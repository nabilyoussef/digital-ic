==> flow/design.v <==
`timescale 1ns / 1ps
module reg8x16(
    input wire [15:0] WrData,
    input wire [2:0] Address,  
    input wire WrEn,RdEn,
    input wire CLK,RST,
    output reg [15:0] RdData
);
reg [15:0] regz [7:0];  
always @(posedge CLK or negedge RST) begin
    if (!RST) begin
        RdData <= 16'b0;
    end
    else if ( (WrEn==1'b1) && (RdEn==1'b0) ) begin
        regz[Address] = WrData;
    end
    else if ( (WrEn==1'b0) && (RdEn==1'b1) ) begin
        RdData <= regz[Address];
    end
end
endmodule
# From RTL to reports: reg8x16
# What the tools print for reg8x16, step after step.
# Lines are those of the file above, counted from 1.
# Operators: Yosys type, input widths -> output width; for muxes data width and select width s.
# Cell names lack the library's common part.
setup:
  top: "reg8x16"
  clk_port: "CLK"
  lib: "sky130hd"
  corner: "tt_025C_1v80"

# Word level
# Source: Yosys, flattened and elaborated. Widths are those after wreduce. Registers that Yosys merges into a memory's read port (data or address) are not register bits. Print and check cells do not count. Equal cells are merged and count once.
bits:
  output_inout_bits: 16
  regBits: 144
classes:
  bitwise: 11
  muxes: 9
  n_eq: 7
  reduce_logical: 20
op_table:
  columns: ["operator", "count"]
  rows:
  - ["$pmux 16 s8", 1]
  - ["$mux 16", 8]
  - ["$reduce_or 7->1", 8]
  - ["$reduce_and 3->1", 8]
  - ["$eq 3x3->1 const B", 4]
  - ["$not 1->1", 11]
  - ["$eq 3x2->1 const B", 2]
  - ["$eq 3x1->1 const B", 1]
  - ["$logic_not 3->1", 1]
  - ["$logic_and 1x1->1", 2]
  - ["$reduce_and 2->1", 1]

# Depth
# Yosys ltp: most cells in a row. Word level: on the elaborated netlist, between registers, memories and ports. Mapped: between sequential cells and ports; inverters and the memories' decode and read muxes count.
logic_depth:
  ltp_word: 4
  ABC_AREA: 0
  mapped_depth: 7
  mapped_depth_nobuf: 4

# Mapped cells and area
# The flow's flattened synthesis, as Yosys stat reports it; memories are mapped. The netlist is that of the ABC_AREA named above (0 if unset); the other value can give another one.
# Totals and module areas in this step are rounded.
synth_totals:
  ffs: 144
  mapped_cells: 348
  synth_area_um2: 5618
by_type:
  columns: ["type", "count", "area_total_um2"]
  rows:
  - ["edfxtp_1", 128, 3.84E+03]
  - ["dfrtp_1", 16, 400.384]
  - ["mux2_2", 16, 180.173]
  - ["a21oi_1", 35, 175.168]
  - ["a22o_1", 19, 166.41]
  - ["mux2i_1", 16, 160.154]
  - ["o22ai_2", 10, 125.12]
  - ["a2111oi_0", 13, 113.859]
  - ["nor2_1", 24, 90.086]
  - ["nand2_1", 16, 60.058]
  - ["inv_1", 13, 48.797]
  - ["buf_2", 9, 45.043]
  - ["nor2b_1", 7, 43.792]
  - ["nand2b_1", 6, 37.536]
  - ["o22ai_1", 6, 37.536]
  - ["buf_6", 3, 33.782]
  - ["buf_4", 2, 15.014]
  - ["clkbuf_1", 4, 15.014]
# Other cell types: 3; their cells: 5.

# Path before layout
# Source: OpenSTA report_checks on the synthesized netlist (no wires, ideal clock, input and output delay 20% of the period each), path of least setup slack; recovery checks are left aside. Register names are those of the netlist, which keeps one name where synthesis merged equal registers.
synth_timing:
  path_kind: "input port to flip-flop"
  startpoint: "input port Address[2]"
  endpoint: "register regz[2][0]"
  path_delay_ns: 2.032
  arrival_time_ns: 2.178
  tclk_ns: 2.67
  path_buffers: 3
  stages: 5
  input_delay_ns: 0.534
  setup_slack_ns: 0.103
  synth_period_reached_ns: 2.567
# "path_delay_ns" = arrival - input delay + setup time.
# "stages": output pins that drive a net of the path, with the launching flip-flop's if there is one; two outputs of one cell count as two.
# "synth_period_reached_ns" = period - worst setup slack (recovery checks aside). The figure is calculated, with input and output delays left at 20% of the set period.
# The rows between start and end are the longest chain of elaborated cells between them; the timing report does not say that the signal goes this way. Where chains are equally long, one stands for them.
# A line is the first line of the expression or statement that the cell stems from. Yosys adds cells for indexed reads and writes and turns some case tables into memories.
# Only ways into the end's enable, where the timed path ends, are counted here.
synth_via:
  cell_sequence: "buf_4 > buf_4 > buf_2 > or3_1 > nor2_1"
  elab_chain_len: 4
  cells_between: 10
  classes_between: "eq/ne: 6; logic: 1; reduce/logical: 3"
synth_rtl:
  columns: ["item", "line_no", "text"]
  rows:
  - ["start: declaration", 4, "input wire [2:0] Address,"]
  - ["$eq 3x3->1", 15, "regz[Address] = WrData;"]
  - ["$reduce_or 7->1", null, null]
  - ["$not 1->1", null, null]
  - ["$reduce_and 3->1", null, null]
  - ["end: assignment", 15, null]
  - ["end: declaration", 9, "reg [15:0] regz [7:0];"]

# Path in the finished layout
# From the final timing report of run 1: the path of least setup slack in the routed layout; clock arrival at registers is part of the times.
layout_timing:
  path_kind: "input port to flip-flop"
  startpoint: "input port RST"
  endpoint: "register regz[3][12]"
  tclk_ns: 4.51
  input_delay_ns: 0.90
  path_buffers: 3
  arrival_time_ns: 2.98
  setup_slack_ns: 1.64
  stages: 6
# The rows between start and end are the longest chain of elaborated cells between them; the timing report does not say that the signal goes this way. Where chains are equally long, one stands for them.
layout_via:
  cell_sequence: "clkdlybuf4s50_1 > buf_4 > nand2_1 > or3_1 > nor2_1 > buf_4"
  elab_chain_len: 1
  cells_between: 1
  lines_between: 0
  classes_between: "reduce/logical: 1"
layout_rtl:
  columns: ["item", "line_no", "text"]
  rows:
  - ["start: declaration", 6, "input wire CLK,RST,"]
  - ["$reduce_and 3->1", null, null]
  - ["end: assignment", 15, "regz[Address] = WrData;"]
  - ["end: declaration", 9, "reg [15:0] regz [7:0];"]

--- measured runs ---
Top module reg8x16; platform sky130hd; tools Yosys and OpenROAD; 2 stored runs in no particular order. Input and output delays are each 20% of the period that was set; the output load is 0.01 pF.
"achieved_clock_period_ns" = clock period - worst setup slack. The figure is calculated, with input and output delays left at 20% of the set period.
"worst_path_allowed_less_slack_ns" is the time allowed to the run's worst setup path (the clock period less input and output delay, where it has them) less its slack. Clock arrival times count: a late capture clock shortens it, a late launch clock lengthens it.
By "power_mw" is meant OpenSTA's value without simulated activity: inputs other than the clock are taken to toggle once in ten clock periods, and the tool carries that through the logic.
Values from the reports are rounded here.

--- run 1 ---
==> flow/run.sh <==
#!/bin/bash
# the make line also repeats the synthesis and layout settings of config.mk as NAME=value (left out here)
make -C /OpenROAD-flow-scripts/flow DESIGN_CONFIG=/design/flow/config.mk WORK_HOME=/design/flow/orfs CLKGATE_MAP_FILE= finish
==> flow/config.mk <==
export PLATFORM = sky130hd
export DESIGN_NAME = reg8x16
export DESIGN_NICKNAME = reg8x16
export VERILOG_FILES = /design/flow/design.v
export SDC_FILE = /design/flow/constraint.sdc
export NUM_CORES = 4
export LEC_CHECK = 0
export ABC_AREA = 0
export CAP_MARGIN = 5
export CORE_MARGIN = 4
export CORE_UTILIZATION = 42
export GPL_ROUTABILITY_DRIVEN = 0
export MAX_ROUTING_LAYER = met4
export MIN_ROUTING_LAYER = met1
export PLACE_DENSITY_LB_ADDON = 0.19
export SETUP_SLACK_MARGIN = 1.01
export SLEW_MARGIN = 20
==> flow/constraint.sdc <==
create_clock -name core_clock -period 4.51 [get_ports {CLK}]
set_input_delay 0.9020 -clock core_clock [delete_from_list [all_inputs] [get_ports {CLK}]]
set_output_delay 0.9020 -clock core_clock [all_outputs]
set_load 0.01 [all_outputs]

==> results, as YAML <==
results:
  die_footprint_um2: 15290
  power_mw: 3.225
  final_util_pct: 53.3
  achieved_clock_period_ns: 2.874
  worst_path_allowed_less_slack_ns: 1.97
  path_kind: "input port to flip-flop"
  finish.stdcell_area_um2: 6864
  post_synth_area_um2: 5618
  worstSetupSlack_ns: 1.636
  fin_tns_ns: 0.000

--- run 2 ---
==> flow/run.sh <==
#!/bin/bash
# the make line also repeats the synthesis and layout settings of config.mk as NAME=value (left out here)
make -C /OpenROAD-flow-scripts/flow DESIGN_CONFIG=/design/flow/config.mk WORK_HOME=/design/flow/orfs CLKGATE_MAP_FILE= finish
==> flow/config.mk <==
export PLATFORM = sky130hd
export DESIGN_NAME = reg8x16
export DESIGN_NICKNAME = reg8x16
export VERILOG_FILES = /design/flow/design.v
export SDC_FILE = /design/flow/constraint.sdc
export NUM_CORES = 4
export LEC_CHECK = 0
export ABC_AREA = 0
export CAP_MARGIN = 20
export CELL_PAD_IN_SITES_DETAIL_PLACEMENT = 1
export CELL_PAD_IN_SITES_GLOBAL_PLACEMENT = 2
export CORE_MARGIN = 2
export CORE_UTILIZATION = 28
export CTS_CLUSTER_DIAMETER = 192
export CTS_CLUSTER_SIZE = 95
export GPL_TIMING_DRIVEN = 1
export MAX_ROUTING_LAYER = met4
export MIN_ROUTING_LAYER = met1
export PLACE_DENSITY_LB_ADDON = 0.19
export SETUP_SLACK_MARGIN = 0.51
export SLEW_MARGIN = 25
==> flow/constraint.sdc <==
create_clock -name core_clock -period 2.16 [get_ports {CLK}]
set_input_delay 0.4320 -clock core_clock [delete_from_list [all_inputs] [get_ports {CLK}]]
set_output_delay 0.4320 -clock core_clock [all_outputs]
set_load 0.01 [all_outputs]

==> results, as YAML <==
results:
  achieved_clock_period_ns: 1.623
  power_mw: 6.696
  die_footprint_um2: 21210
  post_synth_area_um2: 5618
  fin_tns_ns: 0.000
  worstSetupSlack_ns: 0.537
  worst_path_allowed_less_slack_ns: 1.19
  path_kind: "input port to flip-flop"
  final_util_pct: 38.4
  finish.stdcell_area_um2: 7517
--- end ---
