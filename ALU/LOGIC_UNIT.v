==> flow/design.v <==
module LOGIC_UNIT#(parameter inWidth=7,
                   parameter outWidth=15)(
                input wire [inWidth:0] A,
                input wire [inWidth:0] B,
                input wire [1:0] ALU_FUN,
                input CLK,RST,
                input wire Logic_Enable,
                output reg [outWidth:0] Logic_OUT,
                output reg Logic_Flag  
);
    always @(posedge CLK or negedge RST) begin
        if (!RST) begin
            Logic_OUT<= 16'd0;
            Logic_Flag<=1'b0;
        end
        else if (Logic_Enable==1'b1) begin
            case (ALU_FUN)
            2'b00: begin
                Logic_OUT<= (A & B);
                Logic_Flag<=1'b1;
             end
            2'b01:begin
                Logic_OUT<= (A | B);
                Logic_Flag<=1'b1;
            end
            2'b10:begin
                Logic_OUT<= ~(A & B);
                Logic_Flag<=1'b1;
            end
            2'b11: begin
                Logic_OUT<= ~(A | B);
                Logic_Flag<=1'b1; 
            end
                default: begin
                    Logic_OUT<= 16'b0;
                    Logic_Flag<=1'b0;
                end
            endcase
        end
        else
            Logic_Flag<=1'b0; 
    end
endmodule
**Reports on LOGIC_UNIT**

Tool output for the design above, in the order of the flow.
Line numbers count from 1 in the design file above.
Operators carry their Yosys type and port widths (W data, S select, Z words).
Library cell names are shortened.
A cell with - has no value.

- Top module: LOGIC_UNIT
- Clock input: CLK
- Standard-cell library: sky130hd
- Corner: tt_025C_1v80

**Word-level counts**

Counts by Yosys on the flattened word-level netlist (proc, flatten, opt, wreduce; memories kept). Register bits leave out memories and registers merged into their read ports (data or address). Print and check cells are left out. Cells with the same type and inputs are merged into one.

- Register bits after elaboration: 17
- Bits of input ports: 21
- Output and inout port bits: 17
- Cells after elaboration: 14

- Equal/unequal tests: 3
- Muxes and demuxes: 3
- Bitwise operators: 4
- Reductions and logical operators: 2

Operators by type and width:

| operator | number |
|---|---|
| $pmux W16 S4 | 1 |
| $not A8 Y16 | 2 |
| $and A8 B8 Y8 | 1 |
| $or A8 B8 Y8 | 1 |
| $eq A2 B2 Y1 const B | 2 |
| $reduce_or A4 Y1 | 1 |
| $eq A2 B1 Y1 const B | 1 |
| $logic_not A2 Y1 | 1 |
| $mux W1 | 2 |

**Depth**

Longest topological path by Yosys (ltp), each cell counted once; first at word level (registers and memories cut), then after technology mapping (sequential cells cut; the memories' decode and read muxes count).

- Word-level depth: 4
- ABC_AREA: 0
- Mapped depth: 4
- Mapped depth without buffers: 3

**Synthesis result**

Yosys stat after the flow's synthesis: flattened, memories mapped to cells. It holds for the ABC_AREA given above (unset counts as 0); a run with the other value may have another netlist.

Cell types:

| type | number |
|---|---|
| dfrtp_1 | 10 |
| maj3_2 | 8 |
| xnor2_1 | 8 |
| buf_4 | 7 |
| a21oi_1 | 8 |
| nor2_1 | 8 |
| buf_2 | 3 |
| buf_6 | 1 |
| mux2_1 | 1 |

- Standard cells after synthesis: 54
- Mapped area: 570.5 um^2
- Sequential part of the area: 250.2 um^2
- Mapped flip-flops: 10

**Timing after synthesis**

OpenSTA on the mapped netlist: ideal clock, no wires. The path of least setup slack (recovery checks aside). Input and output delay are each 20% of the period. Register names are those of the netlist, which keeps one name where synthesis merged equal registers.

- Path kind: input -> register
- Start point: in ALU_FUN[0]
- End point: reg Logic_OUT[7]
- Period: 1080 ps
- Input delay: 216 ps
- Library setup time: 77 ps
- Launch time at the first pin: 216 ps
- Data arrival time: 878 ps
- Data required time: 1003 ps
- Path slack: 124 ps
- Path delay: 739 ps
- Driving pins on the path: 4
- Synthesis period reached: 956 ps

"path delay" = arrival - input delay + setup time.
"driving pins on the path": output pins that drive a net of the path, with the launching flip-flop's if there is one; two outputs of one cell count as two.
"synthesis period reached" is the clock period less the worst setup slack; recovery checks do not enter. This is arithmetic on one report: input and output delays are still those of the set period (20% each).
The rows between start and end are the longest chain of elaborated cells between them; the timing report does not say that the signal goes this way. Where chains are equally long, one stands for them.
A line is the first line of the expression or statement that the cell stems from. Yosys adds cells for indexed reads and writes and turns some case tables into memories.
At most two assigning lines are given for a register; there are more.

- Path through: buf_6 -> maj3_2 -> xnor2_1 -> a21oi_1
- Cells in the longest elaborated chain: 2

Ends and longest elaborated chain, after synthesis:

| element | RTL line | RTL |
|---|---|---|
| from (decl) | 5 | `input wire [1:0] ALU_FUN,` |
| $eq A2 B2 Y1 | 17 | `case (ALU_FUN)` |
| $pmux W16 S4 | 17 |  |
| to (assign) | 19 | `Logic_OUT<= (A & B);` |
| to (assign) | 23 | `Logic_OUT<= (A \| B);` |
| to (decl) | 8 | `output reg [outWidth:0] Logic_OUT,` |

**Timing after layout**

From the final timing report of flow run 1: the path of least setup slack in the routed layout; clock arrival at registers is part of the times.
The path's times are printed in steps of 10 ps; the period is the one set.

- Path kind: register -> output
- Start point: reg (no name shown)
- End point: out Logic_OUT[13]
- Period: 832 ps
- Launch time at the first pin: 260 ps
- Data arrival time: 930 ps
- Data required time: 670 ps
- Path slack: -270 ps
- Driving pins on the path: 3

- Path through: dfrtp_2 -> buf_6 -> buf_6

Ends and longest elaborated chain, post-layout:

| element | RTL line | RTL |
|---|---|---|
| to (decl) | 8 | `output reg [outWidth:0] Logic_OUT,` |

Chain of elaborated cells between the ends: none given.

Appendix: measured runs

Flow measurements of LOGIC_UNIT on sky130hd: 2 stored runs with different settings, listed in no order. Input and output delays are each 20% of the period that was set; the output load is 0.01 pF.
"period reached" is the run's clock period less its worst setup slack. It is reckoned from that one timing run; input and output delays stay at 20% of the period that was set.
By "time on the worst setup path" is meant the share of the clock period that the worst setup path is allowed (20% is reserved at inputs, 20% at outputs), minus its slack. Clock arrival times at its registers enter into it.
"power consumption" rests on the timing tool's default activity at the inputs, not on a simulated workload.
"time on the worst setup path" is given in steps of 10 ps.

### Flow run 1

Settings: `period_ns=0.832`, `CAP_MARGIN=20`, `CORE_MARGIN=2`, `CORE_UTILIZATION=40`, `SLEW_MARGIN=20`

- Worst setup slack after layout: -269 ps
- Standard-cell area after routing: 1041.0 um^2
- Post-synthesis cell area: 570.5 um^2
- Summed negative setup slack: -3342 ps
- Die size: 1744.3 um^2
- Utilization after layout: 0.79
- Time on the worst setup path: 930 ps
- Critical path type: register -> output
- Power consumption: 1632 uW
- Period reached: 1101 ps

### Flow run 2

Settings: `period_ns=1.25`, `CORE_UTILIZATION=41`, `SETUP_SLACK_MARGIN=0.1`, `PLACE_DENSITY_LB_ADDON=0.17`, `CORE_ASPECT_RATIO=1.26`, `CELL_PAD_IN_SITES_GLOBAL_PLACEMENT=3`, `GPL_ROUTABILITY_DRIVEN=1`, `CTS_CLUSTER_DIAMETER=168`, `SLEW_MARGIN=20`, `CAP_MARGIN=20`, `CORE_MARGIN=2`

Unfinished; error FLW-0024 in placement.
